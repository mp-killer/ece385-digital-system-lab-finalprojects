==> flow/design.v <==
module eat(input Reset, clk,
			  input can_eat,
			  input [9:0] BallX, BallY, blinkyX, blinkyY, pinkyX, pinkyY, inkyX, inkyY, clydeX, clydeY,
			  output eaten,
			  output [8:0] eaten_score,
			  output blinky_eaten,
			  output pinky_eaten, inky_eaten, clyde_eaten,
			  output [1:0] life);
	always_ff @ (posedge Reset or posedge clk ) begin
		if (Reset) begin
			life <= 2'b10;
			eaten <= 1'b0;
			eaten_score <= 0;
			blinky_eaten <= 1'b0;
			pinky_eaten <= 1'b0;
			inky_eaten <= 1'b0;
			clyde_eaten <= 1'b0;
			end
		else begin
			if (can_eat)begin
				if(((BallX - blinkyX < 16 || blinkyX - BallX < 16) && (BallY - blinkyY < 15 || blinkyY - BallY < 15))
				||  ((BallY - blinkyY< 16 || blinkyY - BallY < 16) && (BallX - blinkyX < 15 || blinkyX - BallX < 15))) begin
					blinky_eaten <= 1'b1;
					eaten_score <= eaten_score + 10;
				end
				else if(((BallX - pinkyX < 16 || pinkyX - BallX < 16) && (BallY - pinkyY < 15 || pinkyY - BallY < 15))
				||  ((BallY - pinkyY< 16 || pinkyY - BallY < 16) && (BallX - pinkyX < 15 || pinkyX - BallX < 15)))begin
					pinky_eaten <= 1'b1;
					eaten_score <= eaten_score + 10;
				end
				else if(((BallX - inkyX < 16 || inkyX - BallX < 16) && (BallY - inkyY < 15 || inkyY - BallY < 15))
				||  ((BallY - inkyY< 16 || inkyY - BallY < 16) && (BallX - inkyX < 15 || inkyX - BallX < 15)))begin
					inky_eaten <= 1'b1;
					eaten_score <= eaten_score + 10;
				end
				else if(((BallX - clydeX < 16 || clydeX - BallX < 16) && (BallY - clydeY < 15 || clydeY - BallY < 15))
				||  ((BallY - clydeY< 16 || clydeY - BallY < 16) && (BallX - clydeX < 15 || clydeX - BallX < 15))) begin
					clyde_eaten <= 1'b1;
					eaten_score <= eaten_score + 10;
				end
				else begin
					blinky_eaten <= 1'b0;
					pinky_eaten <= 1'b0;
					inky_eaten <= 1'b0;
					clyde_eaten <= 1'b0;
				end
			end
			else begin
				if(((BallX - blinkyX < 16 || blinkyX - BallX < 16) && (BallY - blinkyY < 15 || blinkyY - BallY < 15))
				||  ((BallY - blinkyY< 16 || blinkyY - BallY < 16) && (BallX - blinkyX < 15 || blinkyX - BallX < 15)))
					eaten <= 1'b1;
				else if(((BallX - pinkyX < 16 || pinkyX - BallX < 16) && (BallY - pinkyY < 15 || pinkyY - BallY < 15))
				||  ((BallY - pinkyY< 16 || pinkyY - BallY < 16) && (BallX - pinkyX < 15 || pinkyX - BallX < 15)))
					eaten <= 1'b1;
				else if(((BallX - inkyX < 16 || inkyX - BallX < 16) && (BallY - inkyY < 15 || inkyY - BallY < 15))
				||  ((BallY - inkyY< 16 || inkyY - BallY < 16) && (BallX - inkyX < 15 || inkyX - BallX < 15)))
					eaten <= 1'b1;
				else if(((BallX - clydeX < 16 || clydeX - BallX < 16) && (BallY - clydeY < 15 || clydeY - BallY < 15))
				||  ((BallY - clydeY< 16 || clydeY - BallY < 16) && (BallX - clydeX < 15 || clydeX - BallX < 15)))
					eaten <= 1'b1;
				else
					eaten <= 1'b0;
				if (eaten)
					life--;
			end
		end
	end
endmodule
## Reports on eat

Tool output for the design above, in the order of the flow.
Line numbers count from 1 in the design file above.
Operators carry their Yosys type and port widths (W data, S select, Z words).
Cell names lack the library's common part.
Not given: n/a

| inputs | value |
|---|---|
| top | eat |
| clock port | clk |
| library | sky130hd |
| corner | tt_025C_1v80 |

## Word level

Counts by Yosys on the flattened word-level netlist (proc, flatten, opt, wreduce; memories kept). Register bits leave out memories and registers merged into their read ports (data or address). Print and check cells are left out. Cells with the same type and inputs are merged into one.

| operators by class | value |
|---|---|
| add/sub/neg operators | 18 |
| magnitude comparators | 32 |
| equality and inequality tests | 6 |
| muxes and demuxes | 14 |
| bitwise operators | 4 |
| reduce/logical cells | 35 |

Operators with widths:

| cell | number |
|---|---|
| $lt A32 B4 Y1 const B | 16 |
| $lt A32 B5 Y1 const B | 16 |
| $sub A10 B10 Y11 | 16 |
| $mux W9 | 4 |
| $logic_or A1 B1 Y1 | 20 |
| $reduce_and A4 Y1 | 4 |
| $mux W1 | 10 |
| $add A9 B4 Y9 const B | 1 |
| $logic_and A1 B1 Y1 | 8 |
| $ne A2 B1 Y1 const B | 3 |
| $ne A2 B2 Y1 const B | 3 |
| $not A1 Y1 | 4 |
| $reduce_and A2 Y1 | 2 |
| $reduce_bool A4 Y1 | 1 |
| $sub A2 B1 Y2 const B | 1 |

| storage and ports | value |
|---|---|
| flip-flop bits (word level) | 16 |
| input port bits | 103 |
| elaborated cells | 116 |

## Logic depth

Longest topological path by Yosys (ltp), each cell counted once; first at word level (registers and memories cut), then after technology mapping (sequential cells cut; the memories' decode and read muxes count).

| logic depth | value |
|---|---|
| depth after elaboration | 9 |
| ABC_AREA | 0 |
| mapped depth | 16 |
| mapped depth without buffers | 15 |

## After synthesis

The flow's flattened synthesis, as Yosys stat reports it; memories are mapped. The netlist is that of the ABC_AREA named above (0 if unset); the other value can give another one.
The area totals of this step are shown rounded.

Cell types:

| cell | number | area in all (um2) |
|---|---|---|
| ha_1 | 169 | 2.11E+03 |
| inv_1 | 163 | 611.837 |
| a21oi_1 | 118 | 590.566 |
| xnor2_1 | 50 | 437.92 |
| o21ai_0 | 75 | 375.36 |
| dfrtp_1 | 14 | 350.336 |
| fa_1 | 16 | 320.307 |
| nor2_1 | 64 | 240.23 |
| nand2_1 | 61 | 228.97 |
| xor2_1 | 25 | 218.96 |
| a21o_1 | 27 | 202.694 |
| nor2b_1 | 28 | 175.168 |
| a211oi_1 | 21 | 157.651 |
| nand3_1 | 29 | 145.139 |
| nor3_1 | 28 | 140.134 |
| a31oi_1 | 21 | 131.376 |
| o21bai_1 | 17 | 127.622 |
| mux2i_1 | 12 | 120.115 |

Other cell types: 69; their cells: 296.

| mapped netlist | value |
|---|---|
| cells in the netlist | 1234 |
| synthesis area | 8880 um2 |
| flip-flop cells | 15 |
| buffers | 57 |

## Timing after synthesis

Source: OpenSTA report_checks on the synthesized netlist (no wires, ideal clock, input and output delay 20% of the period each), path of least setup slack; recovery checks are left aside. Register names are those of the netlist, which keeps one name where synthesis merged equal registers.

| path after synthesis | value |
|---|---|
| path kind | input port to flip-flop |
| from | in BallY[1] |
| to | reg (name not given) |
| clock period | 6210 ps |
| input delay | 1242 ps |
| library setup time | 127 ps |
| arrival | 4121 ps |
| setup slack | 1962 ps |
| path delay | 3006 ps |
| stages on the path | 13 |
| path buffers | 0 |
| period reached after synthesis | 4248 ps |

"path delay" is the arrival time less input delay plus setup time.
"stages on the path": output pins that drive a net of the path, with the launching flip-flop's if there is one; two outputs of one cell count as two.
"period reached after synthesis" is the clock period less the worst setup slack; recovery checks do not enter. This is arithmetic on one report: input and output delays are still those of the set period (20% each).
Between the ends stands the longest chain of elaborated cells between them, by number of cells; it is not shown to be the way that was timed. Of several equally long chains one is given.
Each line given opens the expression or statement behind the cell; cells for indexed reads and writes are added by Yosys, which also makes memories of some case tables.

| on the way, after synthesis | value |
|---|---|
| cell sequence | inv_1 > ha_1 > nor2b_1 > o31a_1 > o41a_1 > or3_1 > a221oi_2 > o211ai_1 > nor2b_1 > o22a_2 > nand4_2 > and2_4 > mux2_1 |
| cells in the longest elaborated chain | 9 |
| elaborated cells between the ends (all ways) | 50 |
| classes of those cells | add/sub: 8; compare: 16; mux: 4; reduce/logical: 22 |

Ends and longest elaborated chain, after synthesis:

| item | RTL line | source |
|---|---|---|
| from (decl) | 3 | `input [9:0] BallX, BallY, blinkyX, blinkyY, pinkyX, pinkyY, inkyX, inkyY, clydeX, clydeY,` |
| $sub A10 B10 Y11 | 36 | `else if(((BallX - clydeX < 16 \|\| clydeX - BallX < 16) && (BallY - clydeY < 15 \|\| clydeY - BallY < 15))` |
| $lt A32 B4 Y1 | 36 |  |
| $logic_or A1 B1 Y1 | 36 |  |
| $logic_and A1 B1 Y1 | 36 |  |
| $logic_or A1 B1 Y1 | 36 |  |
| $mux W9 | 36 |  |
| $mux W9 | 31 | `else if(((BallX - inkyX < 16 \|\| inkyX - BallX < 16) && (BallY - inkyY < 15 \|\| inkyY - BallY < 15))` |
| $mux W9 | 26 | `else if(((BallX - pinkyX < 16 \|\| pinkyX - BallX < 16) && (BallY - pinkyY < 15 \|\| pinkyY - BallY < 15))` |
| $mux W9 | 21 | `if(((BallX - blinkyX < 16 \|\| blinkyX - BallX < 16) && (BallY - blinkyY < 15 \|\| blinkyY - BallY < 15))` |
| to (assign) | 24 |  |
| to (assign) | 29 |  |
| to (decl) | 5 |  |

## Path in the finished layout

Path of least setup slack in the final report of run 1 (OpenROAD, finished layout, wires in). Where an end is a register, its clock arrival counts in the times.
The report prints the path's times to 10 ps; the period is as set.

| path after layout | value |
|---|---|
| path kind | input port to flip-flop |
| from | in BallY[5] |
| to | reg (name not given) |
| clock period | 4670 ps |
| input delay | 930 ps |
| library setup time | 120 ps |
| arrival | 4350 ps |
| setup slack | 450 ps |
| stages on the path | 13 |
| path buffers | 1 |

Between the ends stands the longest chain of elaborated cells between them, by number of cells; it is not shown to be the way that was timed. Of several equally long chains one is given.

| on the way, after layout | value |
|---|---|
| cell sequence | clkdlybuf4s50_1 > inv_1 > ha_1 > or2_2 > a21oi_1 > a21oi_1 > xnor2_1 > or4_4 > and2_4 > o2bb2a_4 > nand4_2 > and2_4 > mux2_1 |
| cells in the longest elaborated chain | 9 |
| elaborated cells between the ends (all ways) | 50 |
| classes of those cells | add/sub: 8; compare: 16; mux: 4; reduce/logical: 22 |

Ends and longest elaborated chain, after layout:

| item | RTL line | source |
|---|---|---|
| from (decl) | 3 | `input [9:0] BallX, BallY, blinkyX, blinkyY, pinkyX, pinkyY, inkyX, inkyY, clydeX, clydeY,` |
| $sub A10 B10 Y11 | 36 | `else if(((BallX - clydeX < 16 \|\| clydeX - BallX < 16) && (BallY - clydeY < 15 \|\| clydeY - BallY < 15))` |
| $lt A32 B4 Y1 | 36 |  |
| $logic_or A1 B1 Y1 | 36 |  |
| $logic_and A1 B1 Y1 | 36 |  |
| $logic_or A1 B1 Y1 | 36 |  |
| $mux W9 | 36 |  |
| $mux W9 | 31 | `else if(((BallX - inkyX < 16 \|\| inkyX - BallX < 16) && (BallY - inkyY < 15 \|\| inkyY - BallY < 15))` |
| $mux W9 | 26 | `else if(((BallX - pinkyX < 16 \|\| pinkyX - BallX < 16) && (BallY - pinkyY < 15 \|\| pinkyY - BallY < 15))` |
| $mux W9 | 21 | `if(((BallX - blinkyX < 16 \|\| blinkyX - BallX < 16) && (BallY - blinkyY < 15 \|\| blinkyY - BallY < 15))` |
| to (assign) | 24 |  |
| to (assign) | 29 |  |
| to (decl) | 5 |  |

Wiki page: eat / flow data

Top module eat; platform sky130hd; tools Yosys and OpenROAD; 2 stored runs in no particular order. Input and output delays are each 20% of the period that was set; the output load is 0.01 pF.
"clock period achieved" means the clock period less the worst setup slack. The figure is calculated, with input and output delays left at 20% of the set period.
By "critical path time" is meant the share of the clock period that the worst setup path is allowed (20% is reserved at inputs, 20% at outputs), minus its slack. Clock arrival times at its registers enter into it.
"power consumption": no workload was simulated; the value follows from the tool's default switching activity.
"critical path time" is known to 10 ps.
The results are shown rounded.

#### Run 1

| setting | value |
|---|---|
| period_ns | `4.67` |
| SETUP_SLACK_MARGIN | `0.35` |
| CAP_MARGIN | `20` |
| CORE_MARGIN | `2` |
| CORE_UTILIZATION | `40` |
| SLEW_MARGIN | `20` |

| result | value |
|---|---|
| power consumption | 0.00163 W |
| total die area | 23400 um2 |
| critical path time | 3290 ps |
| critical path kind | input port to flip-flop |
| clock period achieved | 4219 ps |
| netlist area reported by Yosys | 8880 um2 |
| utilization of the finished layout | 0.521 |
| worst setup slack after layout | 451 ps |

#### Run 2

| setting | value |
|---|---|
| period_ns | `5.45` |
| CORE_UTILIZATION | `25` |
| SETUP_SLACK_MARGIN | `-0.32` |
| PLACE_DENSITY_LB_ADDON | `0.05` |
| CORE_ASPECT_RATIO | `1.15` |
| CORE_MARGIN | `7` |
| CELL_PAD_IN_SITES_GLOBAL_PLACEMENT | `2` |
| CELL_PAD_IN_SITES_DETAIL_PLACEMENT | `2` |
| ABC_AREA | `1` |
| GPL_ROUTABILITY_DRIVEN | `1` |
| CAP_MARGIN | `20` |
| SLEW_MARGIN | `20` |

| result | value |
|---|---|
| power consumption | 0.00143 W |
| total die area | 46700 um2 |
| critical path time | 3690 ps |
| critical path kind | input port to flip-flop |
| clock period achieved | 4776 ps |
| netlist area reported by Yosys | 10200 um2 |
| utilization of the finished layout | 0.3 |
| worst setup slack after layout | 674 ps |
