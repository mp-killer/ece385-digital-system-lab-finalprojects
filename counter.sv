==> flow/design.v <==
module counter(input Reset, clk, eat_mushroom,
					output can_eat,
					output[29:0] Q);
always_ff @ (posedge Reset or posedge clk ) begin
	if(Reset) begin
		Q <= 0;
		can_eat <= 0;
	end
	else if (eat_mushroom) begin
		Q <= 0;
		can_eat <= 1;
	end
	else begin
		Q++;
		if (Q == 400000000) begin
			can_eat <= 0;
		end
	end
end
endmodule
-- Step by step through the tools: counter
What the tools print for counter, step after step.
Line numbers count from 1 in the design file above.
Cell names lack the library's common part.
A cell with - has no value.
- top module: counter
- clock: clk
- cell library: sky130hd
- library corner: tt_025C_1v80

-- Elaborated design
Yosys after proc, flatten, opt, wreduce and memory -nomap, before mapping. Memory bits, and registers merged into a memory's read port (data or address), are not among the register bits. Print and check cells are not counted. Equal cells are merged and count once.
- noted flip-flop bits (word level): 31
- elaborated cells at 8
- noted add/subtract/negate cells: 1
- noted equal/unequal tests: 1
- noted mux-type cells: 3
- noted reductions and logical operators: 1
- operators with widths (cell ; count):
    adder 30 x 1 -> 30 bit with constant B ; 1
    == test 30 x 29 -> 1 bit with constant B ; 1
    2-to-1 mux 30 bit ; 1
    nonzero test 2 bit ; 1
    2-to-1 mux 1 bit ; 2

-- Longest topological paths
Longest topological path by Yosys (ltp), each cell counted once; first at word level (registers and memories cut), then after technology mapping (sequential cells cut; the memories' decode and read muxes count).
- depth in word-level cells: 4
- ABC_AREA: 0
- mapped depth: 8
- noted depth with buffers taken out: 7

-- Mapped cells and area
The flow's flattened synthesis, as Yosys stat reports it; memories are mapped. The netlist is that of the ABC_AREA named above (0 if unset); the other value can give another one.
Totals and module areas in this step are rounded.
- cells by type (cell type ; count ; area in all (um^2)):
    dfrtp_1 ; 31 ; 775.744
    nor2_1 ; 29 ; 108.854
    xor2_1 ; 12 ; 105.101
    nand4_1 ; 15 ; 93.84
    xnor2_1 ; 9 ; 78.826
    nand3_1 ; 11 ; 55.053
    nand2_1 ; 12 ; 45.043
    nor4_1 ; 7 ; 43.792
    nor4_4 ; 2 ; 42.541
    o21ba_2 ; 4 ; 40.038
    and3_1 ; 5 ; 31.28
    a21oi_1 ; 6 ; 30.029
    nand3_2 ; 3 ; 30.029
    o41ai_4 ; 1 ; 27.526
    and4_1 ; 3 ; 26.275
    buf_2 ; 5 ; 25.024
    ha_1 ; 2 ; 25.024
    nor2b_1 ; 4 ; 25.024
Not listed: further types 40, cells in them 61.
- cell count: 222
- mapped area: 2070 um^2
- noted area of sequential cells: 776 um^2
- mapped flip-flops at 31
- buffers: 14

-- Timing after synthesis
Source: OpenSTA report_checks on the synthesized netlist (no wires, ideal clock, input and output delay 20% of the period each), path of least setup slack; recovery checks are left aside. Register names are those of the netlist, which keeps one name where synthesis merged equal registers.
- kind: register to register
- from: register Q[0]
- to: register can_eat
- clock period at 2.72 ns
- library setup time: 0.133 ns
- time at the first pin at 0.000 ns
- arrival time: 2.107 ns
- noted data required time: 2.587 ns
- setup slack at 0.479 ns
- path delay at 2.240 ns
- stages: 9
- noted period reached after synthesis: 2.241 ns
"path delay" is the arrival time less input delay plus setup time.
"stages": output pins that drive a net of the path, with the launching flip-flop's if there is one; two outputs of one cell count as two.
"period reached after synthesis" = period - worst setup slack (recovery checks aside). The figure is calculated, with input and output delays left at 20% of the set period.
The rows between start and end are the longest chain of elaborated cells between them; the timing report does not say that the signal goes this way. Where chains are equally long, one stands for them.
A line is the first line of the expression or statement that the cell stems from. Yosys adds cells for indexed reads and writes and turns some case tables into memories.
At most two assigning lines are given for a register; there are more.
- cell sequence: dfrtp_1 ha_1 buf_2 nand4_2 nor4_4 nand3b_1 a21o_4 a2111oi_2 a31oi_1
- cells in the longest elaborated chain: 4
- noted elaborated cells on any way between the ends: 5
- those cells by class: 1 x add/sub; 1 x eq/ne; 2 x mux; 1 x reduce/logical
- ends and longest elaborated chain, after synthesis (element ; line ; source):
    start, declared ; 3 ; output[29:0] Q);
    start, assigned ; 6 ; Q <= 0;
    start, assigned ; 10 ; Q <= 0;
    adder 30 x 1 -> 30 bit ; 13 ; else begin
    == test 30 x 29 -> 1 bit ; 15 ; if (Q == 400000000) begin
    2-to-1 mux 1 bit ; 15 ;
    2-to-1 mux 1 bit ; 9 ; else if (eat_mushroom) begin
    end, assigned ; 7 ; can_eat <= 0;
    end, assigned ; 11 ; can_eat <= 1;
    end, declared ; 2 ; output can_eat,

-- Worst path after layout
From the final timing report of run 1: the path of least setup slack in the routed layout; clock arrival at registers is part of the times.
- kind: register to register
- from: register Q[0]
- to: register can_eat
- clock period at 2.99 ns
- library setup time: 0.13 ns
- time at the first pin at 0.29 ns
- arrival time: 2.81 ns
- noted data required time: 3.15 ns
- setup slack at 0.34 ns
- stages: 9
The rows between start and end are the longest chain of elaborated cells between them; the timing report does not say that the signal goes this way. Where chains are equally long, one stands for them.
At most two assigning lines are given for a register; there are more.
- cell sequence: dfrtp_1 ha_1 buf_2 nand4_2 nor4_4 nand3b_1 a21o_4 a2111oi_2 a31oi_1
- cells in the longest elaborated chain: 4
- noted elaborated cells on any way between the ends: 5
- those cells by class: 1 x add/sub; 1 x eq/ne; 2 x mux; 1 x reduce/logical
- ends and longest elaborated chain, after layout (element ; line ; source):
    start, declared ; 3 ; output[29:0] Q);
    start, assigned ; 6 ; Q <= 0;
    start, assigned ; 10 ; Q <= 0;
    adder 30 x 1 -> 30 bit ; 13 ; else begin
    == test 30 x 29 -> 1 bit ; 15 ; if (Q == 400000000) begin
    2-to-1 mux 1 bit ; 15 ;
    2-to-1 mux 1 bit ; 9 ; else if (eat_mushroom) begin
    end, assigned ; 7 ; can_eat <= 0;
    end, assigned ; 11 ; can_eat <= 1;
    end, declared ; 2 ; output can_eat,

Wiki page: counter / flow data

counter through Yosys and OpenROAD on sky130hd: 2 stored runs, unordered, with their settings and measured results. The constraints put input and output delay at 20% of the set period each and load the outputs with 0.01 pF.
By "clock period achieved" is meant the clock period of the run minus its worst setup slack. This is arithmetic on one report: input and output delays are still those of the set period (20% each).
"time used up by the worst setup path": the worst setup path's part of the clock period (all of it between registers, 20% less for each end at a port) less its slack. A launch clock that arrives late makes it longer, a capture clock that arrives late makes it shorter.
By "power consumption" is meant OpenSTA's value without simulated activity: inputs other than the clock are taken to toggle once in ten clock periods, and the tool carries that through the logic.
The measured numbers are rounded.

Run 1

==> flow/run.sh <==
#!/bin/bash
# the make line also repeats the synthesis and layout settings of config.mk as NAME=value (left out here)
make -C /OpenROAD-flow-scripts/flow DESIGN_CONFIG=/design/flow/config.mk WORK_HOME=/design/flow/orfs CLKGATE_MAP_FILE= finish
==> flow/config.mk <==
export PLATFORM = sky130hd
export DESIGN_NAME = counter
export DESIGN_NICKNAME = counter
export VERILOG_FILES = /design/flow/design.v
export SDC_FILE = /design/flow/constraint.sdc
export NUM_CORES = 4
export LEC_CHECK = 0
export ABC_AREA = 0
export CAP_MARGIN = 20
export CELL_PAD_IN_SITES_DETAIL_PLACEMENT = 0
export CELL_PAD_IN_SITES_GLOBAL_PLACEMENT = 0
export CORE_MARGIN = 4
export CORE_UTILIZATION = 49
export CTS_CLUSTER_SIZE = 53
export GPL_TIMING_DRIVEN = 0
export PLACE_DENSITY = 0.89
export SETUP_SLACK_MARGIN = -0.21
export SLEW_MARGIN = 20
==> flow/constraint.sdc <==
create_clock -name core_clock -period 2.99 [get_ports {clk}]
set_input_delay 0.5980 -clock core_clock [delete_from_list [all_inputs] [get_ports {clk}]]
set_output_delay 0.5980 -clock core_clock [all_outputs]
set_load 0.01 [all_outputs]

Measured in run 1:
- power consumption at 0.000793 W
- area inside the die boundary: 5340 um^2
- synthesis area: 2070 um^2
- post-route setup TNS at 0.000 ns
- noted the time used up by the worst setup path: 2.65 ns
- critical path type: register to register
- post-route worst hold slack at 0.553 ns
- utilization after layout: 62.9%
- setup slack of the worst path at 0.337 ns
- noted the clock period achieved: 2.653 ns
- noted the standard-cell area of the final layout: 2550 um^2

Run 2

==> flow/run.sh <==
#!/bin/bash
# the make line also repeats the synthesis and layout settings of config.mk as NAME=value (left out here)
make -C /OpenROAD-flow-scripts/flow DESIGN_CONFIG=/design/flow/config.mk WORK_HOME=/design/flow/orfs CLKGATE_MAP_FILE= finish
==> flow/config.mk <==
export PLATFORM = sky130hd
export DESIGN_NAME = counter
export DESIGN_NICKNAME = counter
export VERILOG_FILES = /design/flow/design.v
export SDC_FILE = /design/flow/constraint.sdc
export NUM_CORES = 4
export LEC_CHECK = 0
export CAP_MARGIN = 20
export CELL_PAD_IN_SITES_GLOBAL_PLACEMENT = 2
export CORE_MARGIN = 3
export CORE_UTILIZATION = 67
export PLACE_DENSITY_LB_ADDON = 0.1
export SLEW_MARGIN = 0
==> flow/constraint.sdc <==
create_clock -name core_clock -period 2.89 [get_ports {clk}]
set_input_delay 0.5780 -clock core_clock [delete_from_list [all_inputs] [get_ports {clk}]]
set_output_delay 0.5780 -clock core_clock [all_outputs]
set_load 0.01 [all_outputs]

Run 2: stopped before the end: placement reported FLW-0024.
